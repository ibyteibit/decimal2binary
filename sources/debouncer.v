==> flow/design.v <==
`timescale 1ns / 1ps
module debouncer(
    input clk,
    input button,
    output reg clean
    );
    parameter MAX = 10000000;  
    reg [32:0] counter;
    reg state;
    initial begin
        counter = 0;
        clean = 0;
        state = 0;
    end
    always @(posedge clk) begin
        if (state != button) begin
            counter = 0;
            state = button;
        end
        else counter = counter + 1;
        if (counter >= MAX) clean = state;
    end
endmodule
Tool chain data of debouncer
The steps from the RTL of debouncer to its reports follow in flow order.
Lines are those of the file above, counted from 1.
Operators carry their Yosys type and port widths (W data, S select, Z words).
Library cell names are shortened.
A cell with n/a has no value.

inputs
  top = debouncer
  clock port = clk
  library = sky130hd
  corner = tt_025C_1v80

After elaboration
Counts by Yosys on the flattened word-level netlist (proc, flatten, opt, wreduce; memories kept). Register bits leave out memories and registers merged into their read ports (data or address); mux counts leave out enables and synchronous resets folded into registers. Print and check cells are left out. Cells with the same type and inputs are merged into one.

word-level totals
  register bits after elaboration = 35
  output and inout port bits = 1

cells by class
  eq/ne operators = 1
  multiplexer cells = 2
  add/sub/neg operators = 1
  magnitude comparators = 1

operator list
  cell                     number
  $add A33 B1 Y33 const B  1
  $ge A33 B24 Y1 const B   1
  $mux W33                 1
  $ne A1 B1 Y1             1
  $mux W1                  1

Logic depth
Depth = most cells in a row (Yosys ltp): at word level without a register or memory, in the mapped netlist without a sequential cell, where the memories' decode and read muxes count.

logic depth
  depth in word-level cells = 3
  ABC_AREA = 0
  mapped depth = 9
  mapped depth without buffers = 8

Synthesis result
Yosys stat after the flow's synthesis: flattened, memories mapped to cells. It holds for the ABC_AREA given above (unset counts as 0); a run with the other value may have another netlist.
Totals and module areas in this step are rounded.

cells by type
  cell type  number
  dfxtp_1    34
  xor2_1     16
  xnor2_1    10
  nor2_1     21
  nand3_1    15
  nand2_1    18
  and2_1     10
  nand4_1    10
  ha_1       4
  nor4_1     7
  mux2i_1    4
  edfxtp_1   1
  nor3_1     6
  o311ai_0   3
  and3_1     4
  o31ai_1    3
  nand4_4    1
  nor4_4     1

Not listed: further types 25, cells in them 45.

synthesis totals
  chip area (Yosys) = 1900 µm²
  mapped cells = 213
  sequential part of the area = 710 µm²
  flip-flops = 35

Path before layout
OpenSTA on the mapped netlist: ideal clock, no wires. The path of least setup slack (recovery checks aside). Input and output delay are each 20% of the period. Register names are those of the netlist, which keeps one name where synthesis merged equal registers.

timing path after synthesis
  path type = reg2reg
  start point = register counter[2]
  end point = register clean
  stages = 9
  period = 3690 ps
  delay of the path = 2545 ps
  setup slack = 1145 ps
  data arrival time = 2283 ps
  buffers on the path = 1
  period reached after synthesis = 2545 ps

"delay of the path" is the arrival time less input delay plus setup time.
"stages" counts driving pins, that of a launching flip-flop among them; a cell with two outputs on the path counts twice.
"period reached after synthesis" is the clock period less the worst setup slack; recovery checks do not enter. This is arithmetic on one report: input and output delays are still those of the set period (20% each).
The rows between start and end are the longest chain of elaborated cells between them; the timing report does not say that the signal goes this way. Where chains are equally long, one stands for them.
Each line given opens the expression or statement behind the cell; cells for indexed reads and writes are added by Yosys, which also makes memories of some case tables.

on the way, after synthesis
  cells stage by stage = dfxtp_1 > nand4_4 > or4_4 > buf_6 > nor3_1 > xnor2_1 > nor2_1 > a2111oi_0 > o211ai_2
  cells in the longest elaborated chain = 3

ends and longest elaborated chain, after synthesis
  what             line  RTL
  start, declared  8     reg [32:0] counter;
  start, assigned  17    counter = 0;
  start, assigned  20    else counter = counter + 1;
  $add A33 B1 Y33  20
  $mux W33         16    if (state != button) begin
  $ge A33 B24 Y1   21    if (counter >= MAX) clean = state;
  end, assigned    21
  end, declared    5     output reg clean

Path in the finished layout
From the final timing report of flow run 1: the path of least setup slack in the routed layout; clock arrival at registers is part of the times.
The path's times are printed in steps of 10 ps; the period is the one set.

timing path post-layout
  path type = reg2reg
  start point = register counter[2]
  end point = register clean
  stages = 9
  buffers on the path = 2
  data arrival time = 2470 ps
  setup slack = -480 ps
  period = 1950 ps

The rows between start and end are the longest chain of elaborated cells between them; the timing report does not say that the signal goes this way. Where chains are equally long, one stands for them.

on the way, post-layout
  cells stage by stage = dfxtp_2 > nand4_4 > or4_4 > buf_6 > o31a_1 > o21ai_2 > buf_4 > o211a_1 > o211ai_2
  cells in the longest elaborated chain = 3

ends and longest elaborated chain, post-layout
  what             line  RTL
  start, declared  8     reg [32:0] counter;
  start, assigned  17    counter = 0;
  start, assigned  20    else counter = counter + 1;
  $add A33 B1 Y33  20
  $mux W33         16    if (state != button) begin
  $ge A33 B24 Y1   21    if (counter >= MAX) clean = state;
  end, assigned    21
  end, declared    5     output reg clean

Module debouncer, platform sky130hd: 2 stored runs of the flow (Yosys, OpenROAD) with differing settings, in no particular order. Input and output delays are each 20% of the period that was set; the output load is 0.01 pF.
By "period reached" is meant the clock period of the run minus its worst setup slack. This is arithmetic on one report: input and output delays are still those of the set period (20% each).
"worst setup path time": the worst setup path's part of the clock period (all of it between registers, 20% less for each end at a port) less its slack. A launch clock that arrives late makes it longer, a capture clock that arrives late makes it shorter.
"power" is the tool's figure for a default switching activity; nothing was simulated.
"worst setup path time" is known to 10 ps.
Measured values are rounded.
Settings: - = not set for that run.
A result given as - is not shown for that run.

item                                    flow run 1  flow run 2
period_ns                               1.95        1.48
CORE_UTILIZATION                        39          61
PLACE_DENSITY_LB_ADDON                  0.27        0.02
HOLD_SLACK_MARGIN                       0.27        -
CORE_MARGIN                             10          2
CELL_PAD_IN_SITES_DETAIL_PLACEMENT      1           -
TNS_END_PERCENT                         75          -
GPL_TIMING_DRIVEN                       1           -
GPL_ROUTABILITY_DRIVEN                  1           -
CTS_CLUSTER_SIZE                        95          -
CTS_CLUSTER_DIAMETER                    35          -
CAP_MARGIN                              15          5
MAX_ROUTING_LAYER                       met5        -
SLEW_MARGIN                             20          20
SETUP_SLACK_MARGIN                      -           0.21
CELL_PAD_IN_SITES_GLOBAL_PLACEMENT      -           2
total negative setup slack (ps)         -620        -
power (uW)                              1500        -
die area (µm²)                          8000        -
period reached (ps)                     2428        -
standard-cell area after routing (µm²)  2800        -
worst setup slack after layout (ps)     -480        -
worst hold slack after layout (ps)      570         -
Yosys chip area after synthesis (µm²)   1900        -
post-route utilization (%)              59          -
worst setup path time (ps)              2430        -
kind of the worst setup path            reg2reg     -

Flow run 2: unfinished; error FLW-0024 in placement
